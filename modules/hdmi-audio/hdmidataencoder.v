==> flow/design.v <==
module hdmidataencoder 
#(parameter FREQ=27000000, FS=48000, CTS=27000, N=6144) 
(
	input 			i_pixclk,
	input 			i_hSync,
	input 			i_vSync,
	input 			i_blank,
	input [15:0] 	i_audioL,
	input [15:0] 	i_audioR,	
	output [3:0] 	o_d0,
	output [3:0] 	o_d1,
	output [3:0] 	o_d2,
	output 			o_data
);
localparam [191:0] channelStatus = (FS == 48000)?192'hc202004004:(FS == 44100)?192'hc200004004:192'hc203004004;
localparam [55:0] audioRegenPacket = {N[7:0], N[15:8], 8'h00, CTS[7:0], CTS[15:8], 16'h0000};
reg [23:0] audioPacketHeader;
reg [55:0] audioSubPacket[3:0];
reg [7:0] channelStatusIdx;
reg [16:0] audioTimer;
reg [16:0] ctsTimer;
reg [1:0] samplesHead;
reg [3:0] dataChannel0;
reg [3:0] dataChannel1;
reg [3:0] dataChannel2;
reg [23:0] packetHeader;
reg [55:0] subpacket[3:0];
reg [7:0] bchHdr;
reg [7:0] bchCode [3:0];
reg [4:0] dataOffset;
reg tercData;
reg [25:0] audioRAvgSum;
reg [25:0] audioLAvgSum;
reg [15:0] audioRAvg;
reg [15:0] audioLAvg;
reg [10:0] audioAvgCnt;
reg [15:0] counterX;
reg firstHSyncChange;
reg oddLine;
reg prevHSync;
reg prevBlank;
reg allowGeneration;
initial
begin
	audioPacketHeader=0;
	audioSubPacket[0]=0;
	audioSubPacket[1]=0;
	audioSubPacket[2]=0;
	audioSubPacket[3]=0;
	channelStatusIdx=0;
	audioTimer=0;
	samplesHead=0;
	ctsTimer = 0;
	dataChannel0=0;
	dataChannel1=0;
	dataChannel2=0;
	packetHeader=0;
	subpacket[0]=0;
	subpacket[1]=0;
	subpacket[2]=0;
	subpacket[3]=0;
	bchHdr=0;
	bchCode[0]=0;
	bchCode[1]=0;
	bchCode[2]=0;
	bchCode[3]=0;
	dataOffset=0;
	tercData=0;
	oddLine=0;
	counterX=0;
	prevHSync = 0;
	prevBlank = 0;
	firstHSyncChange = 0;
	allowGeneration = 0;
	audioRAvg = 0;
	audioLAvg = 0;
	audioRAvgSum = 0;
	audioLAvgSum = 0;
	audioAvgCnt = 1;
end
function [7:0] ECCcode;	 
	input [7:0] code;
	input bita;
	input passthroughData;
	begin
		ECCcode = (code<<1) ^ (((code[7]^bita) && passthroughData)?(1+(1<<6)+(1<<7)):0);
	end
endfunction
task ECCu;
	output outbit;
	inout [7:0] code;
	input bita;
	input passthroughData;
	begin
		outbit <= passthroughData?bita:code[7];
		code <= ECCcode(code, bita, passthroughData);
	end
endtask
task ECC2u;
	output outbita;
	output outbitb;
	inout [7:0] code;
	input bita;
	input bitb;
	input passthroughData;
	begin
		outbita <= passthroughData?bita:code[7];
		outbitb <= passthroughData?bitb:(code[6]^(((code[7]^bita) && passthroughData)?1'b1:1'b0));
		code <= ECCcode(ECCcode(code, bita, passthroughData), bitb, passthroughData);
	end
endtask
task SendPacket;
	inout [32:0] pckHeader;
	inout [55:0] pckData0;
	inout [55:0] pckData1;
	inout [55:0] pckData2;
	inout [55:0] pckData3;
	input firstPacket;
begin
	dataChannel0[0]=i_hSync;
	dataChannel0[1]=i_vSync;
	dataChannel0[3]=(!firstPacket || dataOffset)?1'b1:1'b0;
	ECCu(dataChannel0[2], bchHdr, pckHeader[0], dataOffset<24?1'b1:1'b0);
	ECC2u(dataChannel1[0], dataChannel2[0], bchCode[0], pckData0[0], pckData0[1], dataOffset<28?1'b1:1'b0);
	ECC2u(dataChannel1[1], dataChannel2[1], bchCode[1], pckData1[0], pckData1[1], dataOffset<28?1'b1:1'b0);
	ECC2u(dataChannel1[2], dataChannel2[2], bchCode[2], pckData2[0], pckData2[1], dataOffset<28?1'b1:1'b0);
	ECC2u(dataChannel1[3], dataChannel2[3], bchCode[3], pckData3[0], pckData3[1], dataOffset<28?1'b1:1'b0);
	pckHeader<=pckHeader[23:1];
	pckData0<=pckData0[55:2];
	pckData1<=pckData1[55:2];
	pckData2<=pckData2[55:2];
	pckData3<=pckData3[55:2];
	dataOffset<=dataOffset+5'b1;
end
endtask
task InfoGen;
	inout [16:0] _timer;
begin
	if (_timer >= CTS) begin
		packetHeader<=24'h000001;	 
		subpacket[0]<=audioRegenPacket;
		subpacket[1]<=audioRegenPacket;
		subpacket[2]<=audioRegenPacket;
		subpacket[3]<=audioRegenPacket;
		_timer <= _timer - CTS + 1;
	end else begin
		if (!oddLine) begin
			packetHeader<=24'h0D0282;	 
			subpacket[0]<=56'h00000000191046;
			subpacket[1]<=56'h00000000000000;
		end else begin
			packetHeader<=24'h0A0184;	 
			subpacket[0]<=56'h00000000001160;
			subpacket[1]<=56'h00000000000000;
		end
		subpacket[2]<=56'h00000000000000;
		subpacket[3]<=56'h00000000000000;
	end			
end
endtask
task AproximateAudio;
begin
	audioLAvgSum <= audioLAvgSum + i_audioL;
	audioRAvgSum <= audioRAvgSum + i_audioR;
	audioLAvg <= audioLAvgSum/audioAvgCnt;
	audioRAvg <= audioRAvgSum/audioAvgCnt;
	audioAvgCnt <= audioAvgCnt + 1;
end
endtask
task AudioGen;
begin
	if (!( allowGeneration && counterX >= 32 && counterX < 64)) begin
		if (audioTimer>=FREQ/1000) begin
			audioTimer<=audioTimer-FREQ/1000+FS/1000;
			audioPacketHeader<=audioPacketHeader|24'h000002|((channelStatusIdx==0?24'h100100:24'h000100)<<samplesHead);
			audioSubPacket[samplesHead]<=((audioLAvg<<8)|(audioRAvg<<32)
								|((^audioLAvg)?56'h08000000000000:56'h0)	 
								|((^audioRAvg)?56'h80000000000000:56'h0))	 
								^(channelStatus[channelStatusIdx]?56'hCC000000000000:56'h0);  
			if (channelStatusIdx<191)
				channelStatusIdx<=channelStatusIdx+8'd1;
			else
				channelStatusIdx<=0;
			samplesHead<=samplesHead+2'd1;
			audioLAvgSum <= 0;
			audioRAvgSum <= 0;
			audioAvgCnt <= 1;
		end else begin
			audioTimer<=audioTimer+FS/1000;
			AproximateAudio();
		end
	end else begin
		audioTimer<=audioTimer+FS/1000;
		AproximateAudio();		
		samplesHead<=0;
	end
end
endtask
task SendPackets;
	inout dataEnable;
begin
	if (counterX<32) begin
		dataEnable<=1;
		SendPacket(packetHeader, subpacket[0], subpacket[1], subpacket[2], subpacket[3], 1);
	end else if (counterX<64)	begin
		SendPacket(audioPacketHeader, audioSubPacket[0], audioSubPacket[1], audioSubPacket[2], audioSubPacket[3], 0);
	end else begin
		dataEnable<=0;
	end
end
endtask
always @(posedge i_pixclk)
begin
	AudioGen();
	if(allowGeneration) begin
		SendPackets(tercData);
	end else begin
		tercData<=0;
   end 	
	ctsTimer <= ctsTimer + 1;	
	if((prevBlank == 0) && (i_blank == 1)) 
		firstHSyncChange <= 1;
	if((prevBlank == 1) && (i_blank == 0)) 
		allowGeneration <= 0;
	if(prevHSync != i_hSync) begin
		if(firstHSyncChange) begin
			InfoGen(ctsTimer);
		   oddLine <= ! oddLine;
		   counterX  <= 0;
			allowGeneration <= 1;
		end else begin
		   counterX  <= counterX + 1;	
		end
		firstHSyncChange <= !firstHSyncChange;
	end else 
		counterX  <= counterX + 1;	
	prevBlank <= i_blank;
	prevHSync <= i_hSync;
end
assign o_d0 = dataChannel0;
assign o_d1 = dataChannel1;
assign o_d2 = dataChannel2;
assign o_data = tercData;
endmodule
======== Step by step through the tools: hdmidataencoder ========
What the tools print for hdmidataencoder, step after step.
Line numbers count from 1 in the design file above.
Operators: Yosys type, input widths -> output width; for muxes data width and select width s.
The mark - stands for no value.
inputs
  top ..................................... hdmidataencoder
  clock input ............................. i_pixclk
  standard-cell library ................... sky130hd
  timing corner ........................... tt_025C_1v80

======== Elaborated design ========
Yosys after proc, flatten, opt, wreduce and memory -nomap, before mapping. Print and check cells are not counted. Equal cells are merged and count once.
bit counts
  register bits ........................... 37
  RAM bits ................................ 0
  clocked read ports x word width ......... 0
  bits in latches ......................... 0
  memory bits (read-only) ................. 0
  memory cells ............................ 0
  input bits .............................. 36
  output and inout bits ................... 13
  cells after elaboration ................. 59
operators by class
  multiply operators ...................... 0
  add/sub/neg operators ................... 2
  muxes and demuxes ....................... 35
  shift-type cells ........................ 0
  bitwise gates (word level) .............. 2
  divide/modulo/power cells ............... 0
  eq/ne operators ......................... 1
  $lt $le $gt $ge ......................... 2
  reduce/logical cells .................... 8
operator list
  cell                      count
  $mux 16                   2
  $mux 1                    31
  $add 16x1->16 const B     1
  $lt 16x6->1 const B       1
  $lt 16x7->1 const B       1
  $logic_or 1x5->1 const A  2
  $mux 5                    2
  $add 5x1->5 const B       1
  $reduce_bool 2->1         2
  $logic_and 1x1->1         2
  $not 1->1                 2
  $reduce_and 2->1          1
  $ne 1x1->1                1
  $logic_not 1->1           1

======== Logic depth ========
Yosys ltp: most cells in a row. Word level: on the elaborated netlist, between registers, memories and ports. Mapped: between sequential cells and ports; inverters and the memories' decode and read muxes count.
depth
  word-level depth ........................ 5
  ABC_AREA ................................ 1
  mapped depth ............................ 8
  gate-level depth less buffers ........... 8

======== Mapped cells and area ========
Source: synth_stat.txt of the flow (Yosys; design flattened, memories mapped). It holds for the ABC_AREA given above (unset counts as 0); a run with the other value may have another netlist.
cells by type
  cell                       count  total area (um^2)
  sky130_fd_sc_hd__dfxtp_1   19     380.365
  sky130_fd_sc_hd__edfxtp_1  9      270.259
  sky130_fd_sc_hd__nand2_1   32     120.115
  sky130_fd_sc_hd__nor2_1    24     90.086
  sky130_fd_sc_hd__inv_1     22     82.579
  sky130_fd_sc_hd__buf_4     10     75.072
  sky130_fd_sc_hd__nand3_1   12     60.058
  sky130_fd_sc_hd__nor2_4    4      45.043
  sky130_fd_sc_hd__ha_1      3      37.536
  sky130_fd_sc_hd__a21oi_1   7      35.034
  sky130_fd_sc_hd__xor2_1    3      26.275
  sky130_fd_sc_hd__nand2_4   2      22.522
  sky130_fd_sc_hd__o21ai_0   4      20.019
  sky130_fd_sc_hd__nand2_2   3      18.768
  sky130_fd_sc_hd__xnor2_1   2      17.517
  sky130_fd_sc_hd__buf_8     1      15.014
  sky130_fd_sc_hd__nand4_1   2      12.512
  sky130_fd_sc_hd__nor2_2    2      12.512
Not listed: further types 9, cells in them 9.
synthesis totals
  flip-flops .............................. 28
  cells in the netlist .................... 170
  mapped area ............................. 1392.6 um^2

======== Timing after synthesis ========
Source: OpenSTA report_checks on the synthesized netlist (no wires, ideal clock, input and output delay 20% of the period each), path of least setup slack; recovery checks are left aside. Register names are those of the netlist, which keeps one name where synthesis merged equal registers.
path post-synthesis
  path kind ............................... reg2reg
  start ................................... register counterX[6]
  end ..................................... register dataChannel0[0]
  delay of the path ....................... 1.216 ns
  launch time at the first pin ............ 0.000 ns
  buffers on the path ..................... 0
  stages .................................. 5
  clock period ............................ 1.68 ns
  path slack .............................. 0.465 ns
  arrival time ............................ 0.884 ns
  required time ........................... 1.348 ns
  synthesis period reached ................ 1.215 ns
"delay of the path" = arrival - input delay + setup time.
"stages": output pins that drive a net of the path, with the launching flip-flop's if there is one; two outputs of one cell count as two.
"synthesis period reached" = period - worst setup slack (recovery checks aside). The figure is calculated, with input and output delays left at 20% of the set period.
Between the ends stands the longest chain of elaborated cells between them, by number of cells; it is not shown to be the way that was timed. Of several equally long chains one is given.
Each line given opens the expression or statement behind the cell; cells for indexed reads and writes are added by Yosys, which also makes memories of some case tables.
A register here has more assigning lines than the two given.
Only ways into the end's enable, where the timed path ends, are counted here.
on the way, post-synthesis
  cell sequence ........................... sky130_fd_sc_hd__dfxtp_1 sky130_fd_sc_hd__nor2_1 sky130_fd_sc_hd__nand2_1 sky130_fd_sc_hd__nor2_1 sky130_fd_sc_hd__and3_1
  cells in the longest elaborated chain ... 3
  elaborated cells between the ends (all ways) .. 4
  those cells by class .................... compare: 2; reduce/logical: 2
ends and longest elaborated chain, post-synthesis
  what                RTL line  RTL
  start: declaration  37        reg [15:0] counterX;
  start: assignment   232       counterX <= counterX + 1;
  start: assignment   236       counterX <= counterX + 1;
  $lt 16x7->1         205       end else if (counterX<64) begin
  $reduce_bool 2->1   -
  $reduce_and 2->1    -
  end: declaration    23        reg [3:0] dataChannel0;

======== Path in the finished layout ========
Path of least setup slack in the final report of record 2 (OpenROAD, finished layout, wires in). Where an end is a register, its clock arrival counts in the times.
path post-layout
  path kind ............................... reg2out
  start ................................... register dataChannel0[1]
  end ..................................... output port o_d0[1]
  path slack .............................. 0.28 ns
  launch time at the first pin ............ 0.33 ns
  buffers on the path ..................... 1
  stages .................................. 2
  output delay ............................ 0.38 ns
  clock period ............................ 1.92 ns
  required time ........................... 1.54 ns
  arrival time ............................ 1.25 ns
on the way, post-layout
  cell sequence ........................... sky130_fd_sc_hd__edfxtp_1 sky130_fd_sc_hd__clkdlybuf4s50_1
  cells in the longest elaborated chain ... 0
  elaborated cells between the ends (all ways) .. 0
  RTL lines with such cells ............... 0
ends and longest elaborated chain, post-layout
  what                RTL line  RTL
  start: declaration  23        reg [3:0] dataChannel0;
  end: declaration    10        output [3:0] o_d0,

Ticket comment

Below are 2 stored runs of the flow (Yosys, OpenROAD; platform sky130hd) on hdmidataencoder, each with its settings and what was measured, unordered. Constraints: input delay and output delay 20% of the set period each, output load 0.01 pF.
"achieved clock period (ns)" means the clock period less the worst setup slack. The figure is calculated, with input and output delays left at 20% of the set period.
By "worst setup path time (ns)" is meant the share of the clock period that the worst setup path is allowed (20% is reserved at inputs, 20% at outputs), minus its slack. Clock arrival times at its registers enter into it.
"finish__power__total" is the tool's figure for a default switching activity; nothing was simulated.

Flow files of record 1
==> flow/run.sh <==
#!/bin/bash
# the make line also repeats the synthesis and layout settings of config.mk as NAME=value (left out here)
make -C /OpenROAD-flow-scripts/flow DESIGN_CONFIG=/design/flow/config.mk WORK_HOME=/design/flow/orfs CLKGATE_MAP_FILE= finish
==> flow/config.mk <==
export PLATFORM = sky130hd
export DESIGN_NAME = hdmidataencoder
export DESIGN_NICKNAME = hdmidataencoder
export VERILOG_FILES = /design/flow/design.v
export SDC_FILE = /design/flow/constraint.sdc
export NUM_CORES = 4
export LEC_CHECK = 0
export ABC_AREA = 1
export CAP_MARGIN = 5
export CELL_PAD_IN_SITES_GLOBAL_PLACEMENT = 3
export CORE_MARGIN = 3
export CORE_UTILIZATION = 51
export CTS_CLUSTER_SIZE = 38
export PLACE_DENSITY = 0.38
export SETUP_SLACK_MARGIN = 0.4
export SLEW_MARGIN = 20
==> flow/constraint.sdc <==
create_clock -name core_clock -period 1.66 [get_ports {i_pixclk}]
set_input_delay 0.3320 -clock core_clock [delete_from_list [all_inputs] [get_ports {i_pixclk}]]
set_output_delay 0.3320 -clock core_clock [all_outputs]
set_load 0.01 [all_outputs]

report of record 1: did not finish, place, GPL-0301

Flow files of record 2
==> flow/run.sh <==
#!/bin/bash
# the make line also repeats the synthesis and layout settings of config.mk as NAME=value (left out here)
make -C /OpenROAD-flow-scripts/flow DESIGN_CONFIG=/design/flow/config.mk WORK_HOME=/design/flow/orfs CLKGATE_MAP_FILE= finish
==> flow/config.mk <==
export PLATFORM = sky130hd
export DESIGN_NAME = hdmidataencoder
export DESIGN_NICKNAME = hdmidataencoder
export VERILOG_FILES = /design/flow/design.v
export SDC_FILE = /design/flow/constraint.sdc
export NUM_CORES = 4
export LEC_CHECK = 0
export ABC_AREA = 1
export CAP_MARGIN = 20
export CELL_PAD_IN_SITES_DETAIL_PLACEMENT = 2
export CELL_PAD_IN_SITES_GLOBAL_PLACEMENT = 1
export CORE_MARGIN = 2
export CORE_UTILIZATION = 47
export CTS_CLUSTER_SIZE = 27
export MAX_ROUTING_LAYER = met5
export MIN_ROUTING_LAYER = met1
export PLACE_DENSITY = 0.47
export SETUP_SLACK_MARGIN = -0.08
export SLEW_MARGIN = 20
==> flow/constraint.sdc <==
create_clock -name core_clock -period 1.92 [get_ports {i_pixclk}]
set_input_delay 0.3840 -clock core_clock [delete_from_list [all_inputs] [get_ports {i_pixclk}]]
set_output_delay 0.3840 -clock core_clock [all_outputs]
set_load 0.01 [all_outputs]

report of record 2
yosys chip area after synthesis (um^2): 1392.6
finish__design__die__area: 3414.1
finish__design__instance__utilization: 0.5331
finish__timing__setup__ws: 0.284
finish__timing__setup__tns: 0.000
finish__timing__hold__ws: 0.505
finish__power__total: 1.404e-03
achieved clock period (ns): 1.636
worst setup path time (ns): 1.25
worst setup path kind: reg2out
